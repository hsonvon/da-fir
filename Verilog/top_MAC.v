==> flow/design.v <==
module MAC8FIR(
    input clk,
    input RstN,                      
    input signed [7:0] X,                   
    output signed [15:0] Yn                                  
);
    reg signed [7:0] Xn [0:14]; 
    reg signed [15:0] yn;
    assign Yn = yn;
	 localparam signed C0 = -8'd1;
	 localparam signed C1 = -8'd1;
	 localparam signed C2 = 8'd0;
	 localparam signed C3 = 8'd4;
	 localparam signed C4 = 8'd13;
	 localparam signed C5 = 8'd25;
	 localparam signed C6 = 8'd37;
	 localparam signed C7 = 8'd45;
    always @(posedge clk or negedge RstN) begin
        if (!RstN) begin
				Xn[0] <= 8'b0; Xn[1] <= 8'b0; 
				Xn[2] <= 8'b0; Xn[3] <= 8'b0; 
				Xn[4] <= 8'b0; Xn[5] <= 8'b0; 
				Xn[6] <= 8'b0; Xn[7] <= 8'b0; 
				Xn[8] <= 8'b0; Xn[9] <= 8'b0; 
				Xn[10] <= 8'b0; Xn[11] <= 8'b0; 
				Xn[12] <= 8'b0; Xn[13] <= 8'b0; 
				Xn[14] <= 8'b0;  
				yn <= 16'b0;         
        end else begin
				yn = (Xn[6] + Xn[7]) * C7 + (Xn[5] + Xn[8]) * C6 + (Xn[4] + Xn[9]) * C5 +
					  (Xn[3] + Xn[10]) * C4 +(Xn[2] + Xn[11]) * C3 + (Xn[1] + Xn[12]) * C2 +
					  (Xn[0] + Xn[13]) * C1 + (X + Xn[14]) * C0 ;
				Xn[14] = Xn[13]; 
				Xn[13] = Xn[12]; 
				Xn[12] = Xn[11]; 
				Xn[11] = Xn[10]; 
				Xn[10] = Xn[9]; 
				Xn[9] = Xn[8]; 
				Xn[8] = Xn[7]; 
				Xn[7] = Xn[6];
				Xn[6] = Xn[5]; 	
				Xn[5] = Xn[4]; 
				Xn[4] = Xn[3]; 
				Xn[3] = Xn[2];  
				Xn[2] = Xn[1]; 
				Xn[1] = Xn[0]; 
				Xn[0] = X;	
		end        
	end
endmodule
module top_MAC (
    input CLOCK_50,
    input [0:0] KEY,
    output signed [15:0] Yn
);
    reg signed [7:0] X;    
    reg [7:0] addr;
    MAC8FIR mac_inst (
        .clk(CLOCK_50),
        .RstN(KEY[0:0]),
        .X(X),
        .Yn(Yn)
    );
    always @(posedge CLOCK_50 or negedge KEY[0:0]) begin
        if (!KEY[0:0]) begin
            addr = 8'd0;
        end else begin
            addr = (addr == 8'd176) ? 8'd0 : addr + 8'd1;
        end
    end
    always @(*) begin
        case (addr)
            8'd0: X = 8'd0;
            8'd1: X = 8'd127;
            8'd2: X = 8'd107;
            8'd3: X = -8'd28;
            8'd4: X = -8'd60;
            8'd5: X = 8'd75;
            8'd6: X = 8'd127;
            8'd7: X = 8'd127;
            8'd8: X = 8'd33;
            8'd9: X = -8'd6;
            8'd10: X = 8'd122;
            8'd11: X = 8'd127;
            8'd12: X = 8'd127;
            8'd13: X = 8'd53;
            8'd14: X = 8'd4;
            8'd15: X = 8'd122;
            8'd16: X = 8'd127;
            8'd17: X = 8'd127;
            8'd18: X = 8'd23;
            8'd19: X = -8'd34;
            8'd20: X = 8'd75;
            8'd21: X = 8'd127;
            8'd22: X = 8'd122;
            8'd23: X = -8'd43;
            8'd24: X = -8'd106;
            8'd25: X = 8'd0;
            8'd26: X = 8'd106;
            8'd27: X = 8'd43;
            8'd28: X = -8'd122;
            8'd29: X = -8'd128;
            8'd30: X = -8'd75;
            8'd31: X = 8'd34;
            8'd32: X = -8'd23;
            8'd33: X = -8'd128;
            8'd34: X = -8'd128;
            8'd35: X = -8'd122;
            8'd36: X = -8'd4;
            8'd37: X = -8'd53;
            8'd38: X = -8'd128;
            8'd39: X = -8'd128;
            8'd40: X = -8'd122;
            8'd41: X = 8'd6;
            8'd42: X = -8'd33;
            8'd43: X = -8'd128;
            8'd44: X = -8'd128;
            8'd45: X = -8'd75;
            8'd46: X = 8'd60;
            8'd47: X = 8'd28;
            8'd48: X = -8'd107;
            8'd49: X = -8'd128;
            8'd50: X = 8'd0;
            8'd51: X = 8'd127;
            8'd52: X = 8'd107;
            8'd53: X = -8'd28;
            8'd54: X = -8'd60;
            8'd55: X = 8'd75;
            8'd56: X = 8'd127;
            8'd57: X = 8'd127;
            8'd58: X = 8'd33;
            8'd59: X = -8'd6;
            8'd60: X = 8'd122;
            8'd61: X = 8'd127;
            8'd62: X = 8'd127;
            8'd63: X = 8'd53;
            8'd64: X = 8'd4;
            8'd65: X = 8'd122;
            8'd66: X = 8'd127;
            8'd67: X = 8'd127;
            8'd68: X = 8'd23;
            8'd69: X = -8'd34;
            8'd70: X = 8'd75;
            8'd71: X = 8'd127;
            8'd72: X = 8'd122;
            8'd73: X = -8'd43;
            8'd74: X = -8'd106;
            8'd75: X = 8'd0;
            8'd76: X = 8'd106;
            8'd77: X = 8'd43;
            8'd78: X = -8'd122;
            8'd79: X = -8'd128;
            8'd80: X = -8'd75;
            8'd81: X = 8'd34;
            8'd82: X = -8'd23;
            8'd83: X = -8'd128;
            8'd84: X = -8'd128;
            8'd85: X = -8'd122;
            8'd86: X = -8'd4;
            8'd87: X = -8'd53;
            8'd88: X = -8'd128;
            8'd89: X = -8'd128;
            8'd90: X = -8'd122;
            8'd91: X = 8'd6;
            8'd92: X = -8'd33;
            8'd93: X = -8'd128;
            8'd94: X = -8'd128;
            8'd95: X = -8'd75;
            8'd96: X = 8'd60;
            8'd97: X = 8'd28;
            8'd98: X = -8'd107;
            8'd99: X = -8'd128;
            8'd100: X = 8'd0;
            8'd101: X = 8'd127;
            8'd102: X = 8'd107;
            8'd103: X = -8'd28;
            8'd104: X = -8'd60;
            8'd105: X = 8'd75;
            8'd106: X = 8'd127;
            8'd107: X = 8'd127;
            8'd108: X = 8'd33;
            8'd109: X = -8'd6;
            8'd110: X = 8'd122;
            8'd111: X = 8'd127;
            8'd112: X = 8'd127;
            8'd113: X = 8'd53;
            8'd114: X = 8'd4;
            8'd115: X = 8'd122;
            8'd116: X = 8'd127;
            8'd117: X = 8'd127;
            8'd118: X = 8'd23;
            8'd119: X = -8'd34;
            8'd120: X = 8'd75;
            8'd121: X = 8'd127;
            8'd122: X = 8'd122;
            8'd123: X = -8'd43;
            8'd124: X = -8'd106;
            8'd125: X = 8'd0;
            8'd126: X = 8'd106;
            8'd127: X = 8'd43;
            8'd128: X = -8'd122;
            8'd129: X = -8'd128;
            8'd130: X = -8'd75;
            8'd131: X = 8'd34;
            8'd132: X = -8'd23;
            8'd133: X = -8'd128;
            8'd134: X = -8'd128;
            8'd135: X = -8'd122;
            8'd136: X = -8'd4;
            8'd137: X = -8'd53;
            8'd138: X = -8'd128;
            8'd139: X = -8'd128;
            8'd140: X = -8'd122;
            8'd141: X = 8'd6;
            8'd142: X = -8'd33;
            8'd143: X = -8'd128;
            8'd144: X = -8'd128;
            8'd145: X = -8'd75;
            8'd146: X = 8'd60;
            8'd147: X = 8'd28;
            8'd148: X = -8'd107;
            8'd149: X = -8'd128;
            8'd150: X = 8'd0;
            8'd151: X = 8'd127;
            8'd152: X = 8'd107;
            8'd153: X = -8'd28;
            8'd154: X = -8'd60;
            8'd155: X = 8'd75;
            8'd156: X = 8'd127;
            8'd157: X = 8'd127;
            8'd158: X = 8'd33;
            8'd159: X = -8'd6;
            8'd160: X = 8'd122;
            8'd161: X = 8'd127;
            8'd162: X = 8'd127;
            8'd163: X = 8'd53;
            8'd164: X = 8'd4;
            8'd165: X = 8'd122;
            8'd166: X = 8'd127;
            8'd167: X = 8'd127;
            8'd168: X = 8'd23;
            8'd169: X = -8'd34;
            8'd170: X = 8'd75;
            8'd171: X = 8'd127;
            8'd172: X = 8'd122;
            8'd173: X = -8'd43;
            8'd174: X = -8'd106;
            8'd175: X = 8'd0;
            8'd176: X = 8'd106;
            default: X = 8'd0;
        endcase
    end
endmodule
; Tool chain data of top_MAC
; What the tools print for top_MAC, step after step.
; Line numbers count from 1 in the design file above.
; Operators: Yosys type, input widths -> output width; for muxes data width and select width s.
; Cell names lack the library's common part.
; The mark n/a stands for no value.
[design]
design = top_MAC
clk_port = CLOCK_50
lib = sky130hd
corner = tt_025C_1v80

; Word level
; Source: Yosys, flattened and elaborated. Widths are those after wreduce; folded enables and synchronous resets count as part of the registers. Registers that Yosys merges into a memory's read port (data or address) are not register bits. Print and check cells do not count. Equal cells are merged and count once.
; Memory sizes are those after Yosys's memory passes, which may raise the word count (mostly to a power of two), join words into wider ones and drop unused or constant bits.
[op_classes]
addsub = 14
muxes = 1
multipliers = 6
n_eq = 1
[op_table]
columns = operator, count
row1 = $mul 16x8->16 const B, 2
row2 = $mul 16x6->16 const B, 2
row3 = $add 16x16->16, 6
row4 = $mul 16x5->16 const B, 1
row5 = $mul 16x4->16 const B, 1
row6 = $add 8x8->9, 7
row7 = $add 8x1->8 const B, 1
row8 = $eq 8x8->1 const B, 1
row9 = $mux 8, 1
[word_totals]
in_bits = 2
reg_bits = 144
romBits = 2048
mem_count = 1
[mem_list]
columns = memory, words, word_bits, read_ports, write_ports, line
row1 = (name not given), 256, 8, 1, 0, 72  ; case (addr)

; Longest topological paths
; Yosys ltp: most cells in a row. Word level: on the elaborated netlist, between registers, memories and ports. Mapped: between sequential cells and ports; inverters and the memories' decode and read muxes count.
[depth]
word_depth = 8
abc_area = 0
depth_mapped = 39
depth_no_buf = 37

; Netlist
; Yosys stat after the flow's synthesis: flattened, memories mapped to cells. It holds for the ABC_AREA given above (unset counts as 0); a run with the other value may have another netlist.
[types]
columns = cell_type, count, area_total_um2
row1 = fa_1, 222, 4.44E+03
row2 = dfrtp_1, 144, 3.6E+03
row3 = ha_1, 206, 2.58E+03
row4 = inv_1, 360, 1.35E+03
row5 = xnor2_1, 55, 481.712
row6 = a21oi_1, 95, 475.456
row7 = o21ai_0, 43, 215.206
row8 = nand2_1, 52, 195.187
row9 = o21bai_1, 25, 187.68
row10 = a21o_1, 24, 180.173
row11 = xor2_1, 20, 175.168
row12 = nor2_1, 45, 168.912
row13 = nand2b_1, 21, 131.376
row14 = buf_2, 23, 115.11
row15 = mux4_2, 5, 112.608
row16 = a31oi_1, 15, 93.84
row17 = buf_4, 10, 75.072
row18 = o211ai_1, 9, 67.565
; Not listed: further types 55, cells in them 168.
[mapped]
ff_cells = 144
synth_area_um2 = 15891.5
seq_area_um2 = 3603.5
n_buf = 50
stdcells = 1542
; The figures by module come from a second, unflattened synthesis with its own total; it is not the netlist above.
[unflattened]
hier_cells = 1542
hier_area_um2 = 15833.9
; Each row is one instance without its submodules.
[modules]
columns = module, cells, mod_area_um2, seq_area_um2, n_inst
row1 = MAC8FIR, 1142, 13160.1, 3403.3, 1
row2 = top_MAC, 400, 2673.8, 200.2, 1

; Worst setup path after synthesis
; Path of least setup slack by OpenSTA after synthesis, without wires, with an ideal clock, recovery checks aside; 20% of the period is set as input and as output delay. Where synthesis merged equal registers, the netlist keeps one of their names.
[synth_path]
path_kind = register to register
from = register addr[0]
to = register mac_inst.yn[14]
delay_ps = 9274
tclk_ps = 9570
required_time_ps = 9449
launch_ps = 0
setup_ps = 121
path_slack_ps = 296
arrival_ps = 9153
driving_pins = 37
period_less_setup_slack_ps = 9274
; "delay_ps" is the arrival time less input delay plus setup time.
; "driving_pins" counts driving pins, that of a launching flip-flop among them; a cell with two outputs on the path counts twice.
; "period_less_setup_slack_ps" is the clock period less the worst setup slack; recovery checks do not enter. This is arithmetic on one report: input and output delays are still those of the set period (20% each).
; Between the ends stands the longest chain of elaborated cells between them, by number of cells; it is not shown to be the way that was timed. Of several equally long chains one is given.
; Each line given opens the expression or statement behind the cell; cells for indexed reads and writes are added by Yosys, which also makes memories of some case tables.
; The chain passes a memory read, where the word-level depth is cut; so it can be longer than that depth.
[synth_via]
cell_sequence = dfrtp_1 clkbuf_2 inv_1 ha_1 and2_1 o21ai_0 o21ai_0 mux4_2 o21ai_1 mux2i_1 ha_1 fa_1 a21o_1 a21oi_1 o21ai_1 xor2_1 inv_1 fa_1 inv_1 fa_1 fa_1 inv_1 fa_1 inv_1 fa_1 inv_1 fa_1 inv_1 fa_1 inv_1 fa_1 inv_1 ha_1 nor2_1 nor2_1 a2111oi_0 and4b_1
elab_chain_len = 4
cells_between = 4
lines_between = 3
classes_between = add/sub: 2; mul: 1; memory: 1
[synth_rtl]
columns = element, line
row1 = start: declaration, 57  ; reg [7:0] addr;
row2 = start: assignment, 66  ; addr = 8'd0;
row3 = start: assignment, 68  ; addr = (addr == 8'd176) ? 8'd0 : addr + 8'd1;
row4 = $mem_v2 256x8, 72  ; case (addr)
row5 = $add 8x8->9, 32  ; (Xn[0] + Xn[13]) * C1 + (X + Xn[14]) * C0 ;
row6 = $mul 16x8->16, 32
row7 = $add 16x16->16, 30  ; yn = (Xn[6] + Xn[7]) * C7 + (Xn[5] + Xn[8]) * C6 + (Xn[4] + Xn[9]) * C5 +
row8 = end: assignment, 28  ; yn <= 16'b0;
row9 = end: assignment, 30
row10 = end: declaration, 8  ; reg signed [15:0] yn;
; Nets of the timed path that keep an RTL name, with a line that drives or declares them; the list need not be complete.
[synth_nets]
columns = signal, line
row1 = X[0], 72

; Timing after layout
; Path of least setup slack in the final report of run 1 (OpenROAD, finished layout, wires in). Where an end is a register, its clock arrival counts in the times.
; The path's times are printed in steps of 10 ps; the period is the one set.
[layout_path]
path_kind = register to register
from = register addr[1]
to = register mac_inst.yn[15]
arrival_ps = 11830
driving_pins = 36
path_slack_ps = 700
tclk_ps = 12200
setup_ps = 130
required_time_ps = 12530
launch_ps = 450
; Between the ends stands the longest chain of elaborated cells between them, by number of cells; it is not shown to be the way that was timed. Of several equally long chains one is given.
; The chain passes a memory read, where the word-level depth is cut; so it can be longer than that depth.
[layout_via]
cell_sequence = dfrtp_1 buf_2 inv_1 ha_1 buf_2 nand2_1 nor3b_1 o31ai_2 a21oi_1 o2bb2ai_1 o22ai_1 ha_1 a21o_1 a21oi_1 o21bai_1 a21oi_1 xnor2_1 fa_1 inv_1 fa_1 fa_1 fa_1 fa_1 fa_1 inv_1 fa_1 inv_1 fa_1 inv_1 ha_1 or2_2 a311oi_1 o21ai_0 a31oi_1 o21ai_0 xnor2_1
elab_chain_len = 4
cells_between = 4
lines_between = 3
classes_between = add/sub: 2; mul: 1; memory: 1
[layout_rtl]
columns = element, line
row1 = start: declaration, 57  ; reg [7:0] addr;
row2 = start: assignment, 66  ; addr = 8'd0;
row3 = start: assignment, 68  ; addr = (addr == 8'd176) ? 8'd0 : addr + 8'd1;
row4 = $mem_v2 256x8, 72  ; case (addr)
row5 = $add 8x8->9, 32  ; (Xn[0] + Xn[13]) * C1 + (X + Xn[14]) * C0 ;
row6 = $mul 16x8->16, 32
row7 = $add 16x16->16, 30  ; yn = (Xn[6] + Xn[7]) * C7 + (Xn[5] + Xn[8]) * C6 + (Xn[4] + Xn[9]) * C5 +
row8 = end: assignment, 28  ; yn <= 16'b0;
row9 = end: assignment, 30
row10 = end: declaration, 8  ; reg signed [15:0] yn;
; Nets of the timed path that keep an RTL name, with a line that drives or declares them; the list need not be complete.
[layout_nets]
columns = signal, line
row1 = X[1], 72

; Flow measurements of top_MAC on sky130hd: 2 stored runs with different settings, listed in no order. Input and output delays are each 20% of the period that was set; the output load is 0.01 pF.
; "clock_period_reached_ps" means the clock period less the worst setup slack. The figure is calculated, with input and output delays left at 20% of the set period.
; "worst_path_ps": the worst setup path's part of the clock period (all of it between registers, 20% less for each end at a port) less its slack. A launch clock that arrives late makes it longer, a capture clock that arrives late makes it shorter.
; "worst_path_ps" is known to 10 ps.

[run 1: settings]
period_ns = 12.2
CORE_UTILIZATION = 33
PLACE_DENSITY_LB_ADDON = 0.09
HOLD_SLACK_MARGIN = 0.25
CORE_ASPECT_RATIO = 1.1
CORE_MARGIN = 3
CELL_PAD_IN_SITES_DETAIL_PLACEMENT = 0
ABC_AREA = 0
GPL_TIMING_DRIVEN = 0
CAP_MARGIN = 15
SLEW_MARGIN = 25
[run 1: results]
ys_area_um2 = 15891.5
design.die.area_um2 = 50827.6
fin_util_pct = 37.1
worst_setup_slack_ps = 703
final_setup_tns_ps = 0
ws_hold_ps = 338
clock_period_reached_ps = 11497
worst_path_ps = 11500
path_kind = register to register

[run 2: settings]
period_ns = 10.9
CORE_UTILIZATION = 47
CAP_MARGIN = 20
CORE_MARGIN = 2
SLEW_MARGIN = 20
[run 2: results]
ys_area_um2 = 15891.5
design.die.area_um2 = 35298.9
fin_util_pct = 51.1
worst_setup_slack_ps = 599
final_setup_tns_ps = 0
ws_hold_ps = 336
clock_period_reached_ps = 10301
worst_path_ps = 10300
path_kind = register to register
